==> flow/design.v <==
module divider #(parameter regwidth = 8,parameter resetPoint=12)
(
	input logic clk_in,
	input logic Reset,
	output logic clk_out
);
logic [regwidth-1:0] counter= 0;
logic curclk = 0;
assign clk_out = curclk;
always_ff @ (posedge clk_in or posedge Reset )
    begin 
        if (Reset) 
			begin
            counter <= 0;
				curclk <= 0;
				end
        else
		  begin
				counter <= counter + 1;
				if(counter==resetPoint)
					begin
					counter <= 0;
					curclk <= ~ (curclk);
					end
		  end
    end
endmodule
== Reports on divider ==
Tool output for the design above, in the order of the flow.
Line numbers count from 1 in the design file above.
Operators carry their Yosys type and port widths (W data, S select, Z words).
Cell names lack the library's common part.
A cell with n/a has no value.
Set-up
  design top: divider
  clock port: clk_in
  library: sky130hd
  timing corner: tt_025C_1v80

== Word-level counts ==
Counts by Yosys on the flattened word-level netlist (proc, flatten, opt, wreduce; memories kept). Register bits leave out memories and registers merged into their read ports (data or address); mux counts leave out enables and synchronous resets folded into registers. Print and check cells are left out. Cells with the same type and inputs are merged into one.
Word-level totals
  input bits: 2
  register bits after elaboration: 9
Cells by class
  multiplexer cells: 1
  bitwise operators: 1
  equal/unequal tests: 1
  add/subtract/negate cells: 1
Operators with widths (count)
  $add A8 B1 Y8 const B: 1
  $eq A8 B4 Y1 const B: 1
  $mux W8: 1
  $not A1 Y1: 1

== Depth ==
Yosys ltp: most cells in a row. Word level: on the elaborated netlist, between registers, memories and ports. Mapped: between sequential cells and ports; inverters and the memories' decode and read muxes count.
Logic depth
  word-level depth: 2
  ABC_AREA: 1
  mapped depth: 6
  gate-level depth less buffers: 6

== Netlist ==
Source: synth_stat.txt of the flow (Yosys; design flattened, memories mapped). It holds for the ABC_AREA given above (unset counts as 0); a run with the other value may have another netlist.
Mapped netlist
  mapped area: 0.0004705 sq mm
  flip-flops: 9
  sequential area: 0.0002252 sq mm
  mapped cells: 57
Cells by type
  dfrtp_1: count 9, total area 225.216 sq um
  nand2_1: count 12, total area 45.043 sq um
  nor2_1: count 12, total area 45.043 sq um
  inv_1: count 8, total area 30.029 sq um
  ha_1: count 2, total area 25.024 sq um
  nor2_4: count 2, total area 22.522 sq um
  nand3_1: count 4, total area 20.019 sq um
  nand2_2: count 2, total area 12.512 sq um
  o21bai_2: count 1, total area 11.261 sq um
  nand3_2: count 1, total area 10.01 sq um
  xnor2_1: count 1, total area 8.758 sq um
  a21oi_1: count 1, total area 5.005 sq um
  nor3_1: count 1, total area 5.005 sq um
  o21ai_0: count 1, total area 5.005 sq um

== Path before layout ==
OpenSTA on the mapped netlist: ideal clock, no wires. The path of least setup slack (recovery checks aside). Input and output delay are each 20% of the period. Register names are those of the netlist, which keeps one name where synthesis merged equal registers.
Path post-synthesis
  path kind: register -> register
  from: reg counter[0]
  to: reg curclk
  slack: 0.414 ns
  clock period: 1.49 ns
  time at the first pin: 0.000 ns
  arrival: 0.953 ns
  path delay: 1.076 ns
  driving pins on the path: 6
  period reached after synthesis: 1.076 ns
"path delay" = arrival - input delay + setup time.
"driving pins on the path": output pins that drive a net of the path, with the launching flip-flop's if there is one; two outputs of one cell count as two.
"period reached after synthesis" = period - worst setup slack (recovery checks aside). The figure is calculated, with input and output delays left at 20% of the set period.
Between the ends stands the longest chain of elaborated cells between them, by number of cells; it is not shown to be the way that was timed. Of several equally long chains one is given.
A line is the first line of the expression or statement that the cell stems from. Yosys adds cells for indexed reads and writes and turns some case tables into memories.
At most two assigning lines are given for a register; there are more.
Between the ends, post-synthesis
  cell sequence: dfrtp_1 > inv_1 > ha_1 > nand3_2 > o21ai_0 > nand2_1
  cells in the longest elaborated chain: 1
  elaborated cells on any way between the ends: 1
  source lines of those cells: 1
  those cells by class: 1 x eq/ne
RTL lines, path post-synthesis
  from (decl): line 7  | logic [regwidth-1:0] counter= 0;
  from (assign): line 14  | counter <= 0;
  from (assign): line 19  | counter <= counter + 1;
  $eq A8 B4 Y1: line 20  | if(counter==resetPoint)
  to (assign): line 15  | curclk <= 0;
  to (assign): line 23  | curclk <= ~ (curclk);
  to (decl): line 8  | logic curclk = 0;

== Worst path after layout ==
From the final timing report of job 1: the path of least setup slack in the routed layout; clock arrival at registers is part of the times.
Path after layout
  path kind: register -> output
  from: reg curclk
  to: out clk_out
  clock period: 1.62 ns
  driving pins on the path: 2
  slack: 0.17 ns
  arrival: 1.13 ns
  time at the first pin: 0.24 ns
  output delay: 0.32 ns
Between the ends, after layout
  cell sequence: dfrtp_1 > clkdlybuf4s50_1
  cells in the longest elaborated chain: 0
  elaborated cells on any way between the ends: 0
  source lines of those cells: 0
RTL lines, path after layout
  from (decl): line 8  | logic curclk = 0;
  from (assign): line 15  | curclk <= 0;
  from (assign): line 23  | curclk <= ~ (curclk);
  to (decl): line 5  | output logic clk_out

Wiki page: divider / flow data

Top module divider; platform sky130hd; tools Yosys and OpenROAD; 2 stored runs in no particular order. Input and output delays are each 20% of the period that was set; the output load is 0.01 pF.
By "period reached" is meant the clock period of the run minus its worst setup slack. This is arithmetic on one report: input and output delays are still those of the set period (20% each).
"worst setup path time" = time allowed to the worst setup path (clock period - input delay - output delay, where it has them) - its slack; a late launch clock adds to it, a late capture clock takes from it.
"total power after layout": no workload was simulated; the value follows from the tool's default switching activity.

==> job 1: settings <==
{ "period_ns": 1.62, "CORE_UTILIZATION": 15, "SETUP_SLACK_MARGIN": -0.09, "PLACE_DENSITY_LB_ADDON": 0.28, "CORE_ASPECT_RATIO": 1.8, "CELL_PAD_IN_SITES_GLOBAL_PLACEMENT": 1, "ABC_AREA": 1, "GPL_TIMING_DRIVEN": 0, "GPL_ROUTABILITY_DRIVEN": 0, "CTS_CLUSTER_SIZE": 62, "CAP_MARGIN": 35, "SLEW_MARGIN": 30, "MIN_ROUTING_LAYER": "met2", "CORE_MARGIN": 2 }
==> job 1: results <==
utilization after routing: 18.8%
worst setup slack after layout: 0.167 ns
standard-cell area after layout: 0.0005718 sq mm
setup total negative slack: 0.000 ns
total power after layout: 0.5034 mW
worst setup path time: 1.13 ns
type of the worst setup path: register -> output
chip area in the Yosys report: 0.0004705 sq mm
area of the die: 0.0036196 sq mm
period reached: 1.453 ns

==> job 2: settings <==
{ "period_ns": 1.47, "CORE_UTILIZATION": 44, "PLACE_DENSITY_LB_ADDON": 0.14, "TNS_END_PERCENT": 70, "GPL_ROUTABILITY_DRIVEN": 0, "CAP_MARGIN": 15, "MIN_ROUTING_LAYER": "met2", "MAX_ROUTING_LAYER": "met4", "CORE_MARGIN": 2, "SLEW_MARGIN": 20 }
==> job 2: results <==
utilization after routing: 50.7%
worst setup slack after layout: 0.166 ns
standard-cell area after layout: 0.0004604 sq mm
setup total negative slack: 0.000 ns
total power after layout: 0.4071 mW
worst setup path time: 1.30 ns
type of the worst setup path: register -> register
chip area in the Yosys report: 0.0004141 sq mm
area of the die: 0.0012027 sq mm
period reached: 1.304 ns
