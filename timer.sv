==> flow/design.v <==
module timer(
	input logic clk,
	input Reset,
	input logic int_a,
	output logic irq,
	input logic [15:0] address,
	input logic [7:0] din,
	input logic we_n,
	input logic [7:0] TAC,
	input logic [7:0] TMA,
	output logic [7:0] DIV,
	output logic [7:0] TIMA
);
enum logic [1:0] {IDLE,INT} state, next_state;
logic main_clk;
logic [7:0] count,next_count;
logic [7:0] divider,next_div;
assign DIV = divider;
assign TIMA = count;
logic [31:0] clk_counter;
logic [31:0] div_counter;
logic [31:0] reset_point;
always_comb
begin
if(TAC[1:0]==2'b00)
	reset_point = 20;
else if(TAC[1:0]==2'b01)
	reset_point = 200000;
else if(TAC[1:0]==2'b10)
	reset_point = 200000;
else   
	reset_point =200000 ;
end
always_comb   
begin
	irq = 1'b0;
	if(state == INT)
		begin
			irq = 1'b1;
		end
end
always_comb  
begin
next_state = state;
next_count = count;
next_div = divider + 1;
if(state == INT)
	begin
		if(int_a == 1'b1)
			next_state = IDLE;
	end
if(TAC[2] == 1'b1)
	begin
		if(count==8'hFF)  
			begin
				next_state = INT;
				next_count = TMA;
			end
		else
			begin
				next_count = count + 1;
			end
	end
if(~we_n && (address == 16'hFF04))
	next_div = 0;
if(~we_n && (address == 16'hFF05))
	next_count = din;
end
always_ff @ (posedge clk or posedge Reset)
    begin 
	 if(Reset)
		begin
			state <= IDLE;
			clk_counter <=0;
			div_counter <=0;
			divider <=0;
			count <=0;
		end
	else
		begin
			state <= next_state;
			if(~we_n && (address == 16'hFF05))
				count <= next_count;
			else
			begin
		if(clk_counter >= reset_point)
			begin
				count<=next_count;
				clk_counter <= 0;
			end
		else
			clk_counter <= clk_counter+1;
			end
		if(~we_n && (address == 16'hFF04))
				divider <= next_div;
		else
			begin
		if(div_counter >= 10)
			begin
				divider <= next_div;
				div_counter<=0;
			end
		else
			div_counter<=div_counter+1;
		end
    end
	 end
endmodule
# Tool chain data of timer
# What the tools print for timer, step after step.
# Line numbers count from 1 in the design file above.
# Operators carry their Yosys type and port widths (W data, S select, Z words).
# Library cell names are shortened.
setup:
  top_module: "timer"
  clock_port: "clk"
  library: "sky130hd"
  corner: "tt_025C_1v80"

# Elaborated design
# Source: Yosys, flattened and elaborated, memories not mapped. Widths are those after wreduce. Registers that Yosys merges into a memory's read port (data or address) are not register bits. Print and check cells do not count. Equal cells are merged and count once.
bits:
  regBits: 82
  input_bits: 44
  output_inout_bits: 17
  elab_cells: 37
op_classes:
  n_addsub: 4
  compare: 2
  equal: 4
  muxes: 16
  logic: 1
  reduce_and_logical: 5
op_table:
  columns: ["operator", "count"]
  rows:
  - ["$add A32 B1 Y32 const B", 2]
  - ["$mux W32", 2]
  - ["$mux W8", 8]
  - ["$eq A16 B16 Y1 const B", 2]
  - ["$ge A32 B32 Y1", 1]
  - ["$ge A32 B4 Y1 const B", 1]
  - ["$mux W18", 1]
  - ["$add A8 B1 Y8 const B", 2]
  - ["$eq A8 B8 Y1 const B", 1]
  - ["$mux W2", 4]
  - ["$reduce_bool A2 Y1", 2]
  - ["$logic_and A1 B1 Y1", 2]
  - ["$eq A2 B1 Y1 const B", 1]
  - ["$logic_not A2 Y1", 1]
  - ["$not A1 Y1", 1]
  - ["$mux W1", 1]

# Longest topological paths
# Yosys ltp: most cells in a row. Word level: on the elaborated netlist, between registers, memories and ports. Mapped: between sequential cells and ports; inverters and the memories' decode and read muxes count.
logic_depth:
  ltp_word: 6
  abc_area: 0
  mapped_depth: 11
  mapped_depth_nobuf: 8

# After synthesis
# The flow's flattened synthesis, as Yosys stat reports it; memories are mapped. The netlist is that of the ABC_AREA named above (0 if unset); the other value can give another one.
synth_totals:
  cells: 427
  yosys_area_um2: 4035.1
  seq_area_um2: 2026.9
  flip_flops: 81
  buf_cells: 20
by_type:
  columns: ["type", "count", "type_area_um2"]
  rows:
  - ["dfrtp_1", 81, 2.03E+03]
  - ["nor2_1", 52, 195.187]
  - ["and3_1", 25, 156.4]
  - ["a21oi_1", 27, 135.13]
  - ["nand2_1", 31, 116.362]
  - ["nand4_1", 15, 93.84]
  - ["ha_1", 7, 87.584]
  - ["o21ai_1", 17, 85.082]
  - ["a31oi_1", 13, 81.328]
  - ["nor4_1", 13, 81.328]
  - ["xor2_1", 8, 70.067]
  - ["inv_1", 18, 67.565]
  - ["o21ai_0", 13, 65.062]
  - ["and4_1", 7, 61.309]
  - ["a21o_1", 8, 60.058]
  - ["clkbuf_1", 16, 60.058]
  - ["or4_1", 8, 60.058]
  - ["nand3_1", 11, 55.053]
# Not listed: further types 30, cells in them 57.

# Worst setup path after synthesis
# OpenSTA on the mapped netlist: ideal clock, no wires. The path of least setup slack (recovery checks aside). Input and output delay are each 20% of the period. Register names are those of the netlist, which keeps one name where synthesis merged equal registers.
synth_path:
  kind: "in2reg"
  startpoint: "input TAC[1]"
  endpoint: "register clk_counter[5]"
  tclk_ps: 3160
  in_delay_ps: 632
  setup_time_ps: 76
  t_first_pin_ps: 632
  arrival_ps: 2727
  required_time_ps: 3084
  setup_slack_ps: 356
  path_delay_ps: 2171
  path_stages: 10
  n_path_buf: 2
  period_less_setup_slack_ps: 2804
# "path_delay_ps" = arrival - input delay + setup time.
# "path_stages": output pins that drive a net of the path, with the launching flip-flop's if there is one; two outputs of one cell count as two.
# "period_less_setup_slack_ps" = period - worst setup slack (recovery checks aside). The figure is calculated, with input and output delays left at 20% of the set period.
# The rows between start and end are the longest chain of elaborated cells between them; the timing report does not say that the signal goes this way. Where chains are equally long, one stands for them.
# A line is the first line of the expression or statement that the cell stems from. Yosys adds cells for indexed reads and writes and turns some case tables into memories.
# At most two assigning lines are given for a register; there are more.
synth_via:
  cell_sequence: "or2_1 -> clkbuf_1 -> ha_1 -> nor4_1 -> o21ai_0 -> a2111o_1 -> a21o_1 -> buf_6 -> or4_1 -> o21ai_1"
  elab_chain_cells: 4
  cone_cells: 4
  lines_between: 2
  cone_classes: "compare: 1; mux: 2; reduce/logical: 1"
synth_rtl:
  columns: ["element", "line", "text"]
  rows:
  - ["start, declared", 9, "input logic [7:0] TAC,"]
  - ["$logic_not A2 Y1", 25, "if(TAC[1:0]==2'b00)"]
  - ["$mux W18", 25, null]
  - ["$ge A32 B32 Y1", 86, "if(clk_counter >= reset_point)"]
  - ["$mux W32", 86, null]
  - ["end, assigned", 89, "clk_counter <= 0;"]
  - ["end, assigned", 92, "clk_counter <= clk_counter+1;"]
  - ["end, declared", 20, "logic [31:0] clk_counter;"]

# Path in the finished layout
# Path of least setup slack in the final report of run A (OpenROAD, finished layout, wires in). Where an end is a register, its clock arrival counts in the times.
# The path's times are printed in steps of 10 ps; the period is the one set.
layout_path:
  kind: "in2reg"
  startpoint: "input TAC[0]"
  endpoint: "register clk_counter[3]"
  tclk_ps: 2940
  in_delay_ps: 590
  setup_time_ps: 60
  t_first_pin_ps: 590
  arrival_ps: 3230
  required_time_ps: 3240
  setup_slack_ps: 10
  path_stages: 10
  n_path_buf: 2
# The rows between start and end are the longest chain of elaborated cells between them; the timing report does not say that the signal goes this way. Where chains are equally long, one stands for them.
# At most two assigning lines are given for a register; there are more.
layout_via:
  cell_sequence: "dlygate4sd2_1 -> or2_4 -> ha_4 -> o21ai_0 -> nand4_1 -> a2111o_1 -> a21o_4 -> buf_4 -> nor4_1 -> a21o_1"
  elab_chain_cells: 4
  cone_cells: 4
  lines_between: 2
  cone_classes: "compare: 1; mux: 2; reduce/logical: 1"
layout_rtl:
  columns: ["element", "line", "text"]
  rows:
  - ["start, declared", 9, "input logic [7:0] TAC,"]
  - ["$logic_not A2 Y1", 25, "if(TAC[1:0]==2'b00)"]
  - ["$mux W18", 25, null]
  - ["$ge A32 B32 Y1", 86, "if(clk_counter >= reset_point)"]
  - ["$mux W32", 86, null]
  - ["end, assigned", 89, "clk_counter <= 0;"]
  - ["end, assigned", 92, "clk_counter <= clk_counter+1;"]
  - ["end, declared", 20, "logic [31:0] clk_counter;"]

# Flow runs of timer

Design timer on sky130hd. What follows are 2 stored runs of the flow, each under its own settings; their order means nothing. The constraints put input and output delay at 20% of the set period each and load the outputs with 0.01 pF.

--- run A ---
==> flow/run.sh <==
#!/bin/bash
# the make line also repeats the synthesis and layout settings of config.mk as NAME=value (left out here)
make -C /OpenROAD-flow-scripts/flow DESIGN_CONFIG=/design/flow/config.mk WORK_HOME=/design/flow/orfs CLKGATE_MAP_FILE= finish
==> flow/config.mk <==
export PLATFORM = sky130hd
export DESIGN_NAME = timer
export DESIGN_NICKNAME = timer
export VERILOG_FILES = /design/flow/design.v
export SDC_FILE = /design/flow/constraint.sdc
export NUM_CORES = 4
export LEC_CHECK = 0
export CAP_MARGIN = 20
export CELL_PAD_IN_SITES_DETAIL_PLACEMENT = 1
export CELL_PAD_IN_SITES_GLOBAL_PLACEMENT = 0
export CORE_ASPECT_RATIO = 0.58
export CORE_MARGIN = 2
export CORE_UTILIZATION = 53
export CTS_CLUSTER_SIZE = 42
export GPL_TIMING_DRIVEN = 1
export PLACE_DENSITY = 0.94
export SLEW_MARGIN = 15
export TNS_END_PERCENT = 5
==> flow/constraint.sdc <==
create_clock -name core_clock -period 2.94 [get_ports {clk}]
set_input_delay 0.5880 -clock core_clock [delete_from_list [all_inputs] [get_ports {clk}]]
set_output_delay 0.5880 -clock core_clock [all_outputs]
set_load 0.01 [all_outputs]

==> results, as YAML <==
results:
  timing.hold.ws_ps: 538
  post_synth_area_um2: 4035.1
  finish.utilization_frac: 0.704
  die_footprint_um2: 8353.3
  worst_setup_slack_ps: 9
  fin_tns_ps: 0

--- run B ---
==> flow/run.sh <==
#!/bin/bash
# the make line also repeats the synthesis and layout settings of config.mk as NAME=value (left out here)
make -C /OpenROAD-flow-scripts/flow DESIGN_CONFIG=/design/flow/config.mk WORK_HOME=/design/flow/orfs CLKGATE_MAP_FILE= finish
==> flow/config.mk <==
export PLATFORM = sky130hd
export DESIGN_NAME = timer
export DESIGN_NICKNAME = timer
export VERILOG_FILES = /design/flow/design.v
export SDC_FILE = /design/flow/constraint.sdc
export NUM_CORES = 4
export LEC_CHECK = 0
export CAP_MARGIN = 15
export CELL_PAD_IN_SITES_DETAIL_PLACEMENT = 1
export CORE_ASPECT_RATIO = 0.92
export CORE_MARGIN = 7
export CORE_UTILIZATION = 70
export CTS_CLUSTER_DIAMETER = 380
export GPL_ROUTABILITY_DRIVEN = 1
export PLACE_DENSITY_LB_ADDON = 0.04
export SLEW_MARGIN = 20
==> flow/constraint.sdc <==
create_clock -name core_clock -period 5.08 [get_ports {clk}]
set_input_delay 1.0160 -clock core_clock [delete_from_list [all_inputs] [get_ports {clk}]]
set_output_delay 1.0160 -clock core_clock [all_outputs]
set_load 0.01 [all_outputs]

==> results, as YAML <==
outcome: "incomplete, placement halted on DPL-0033"
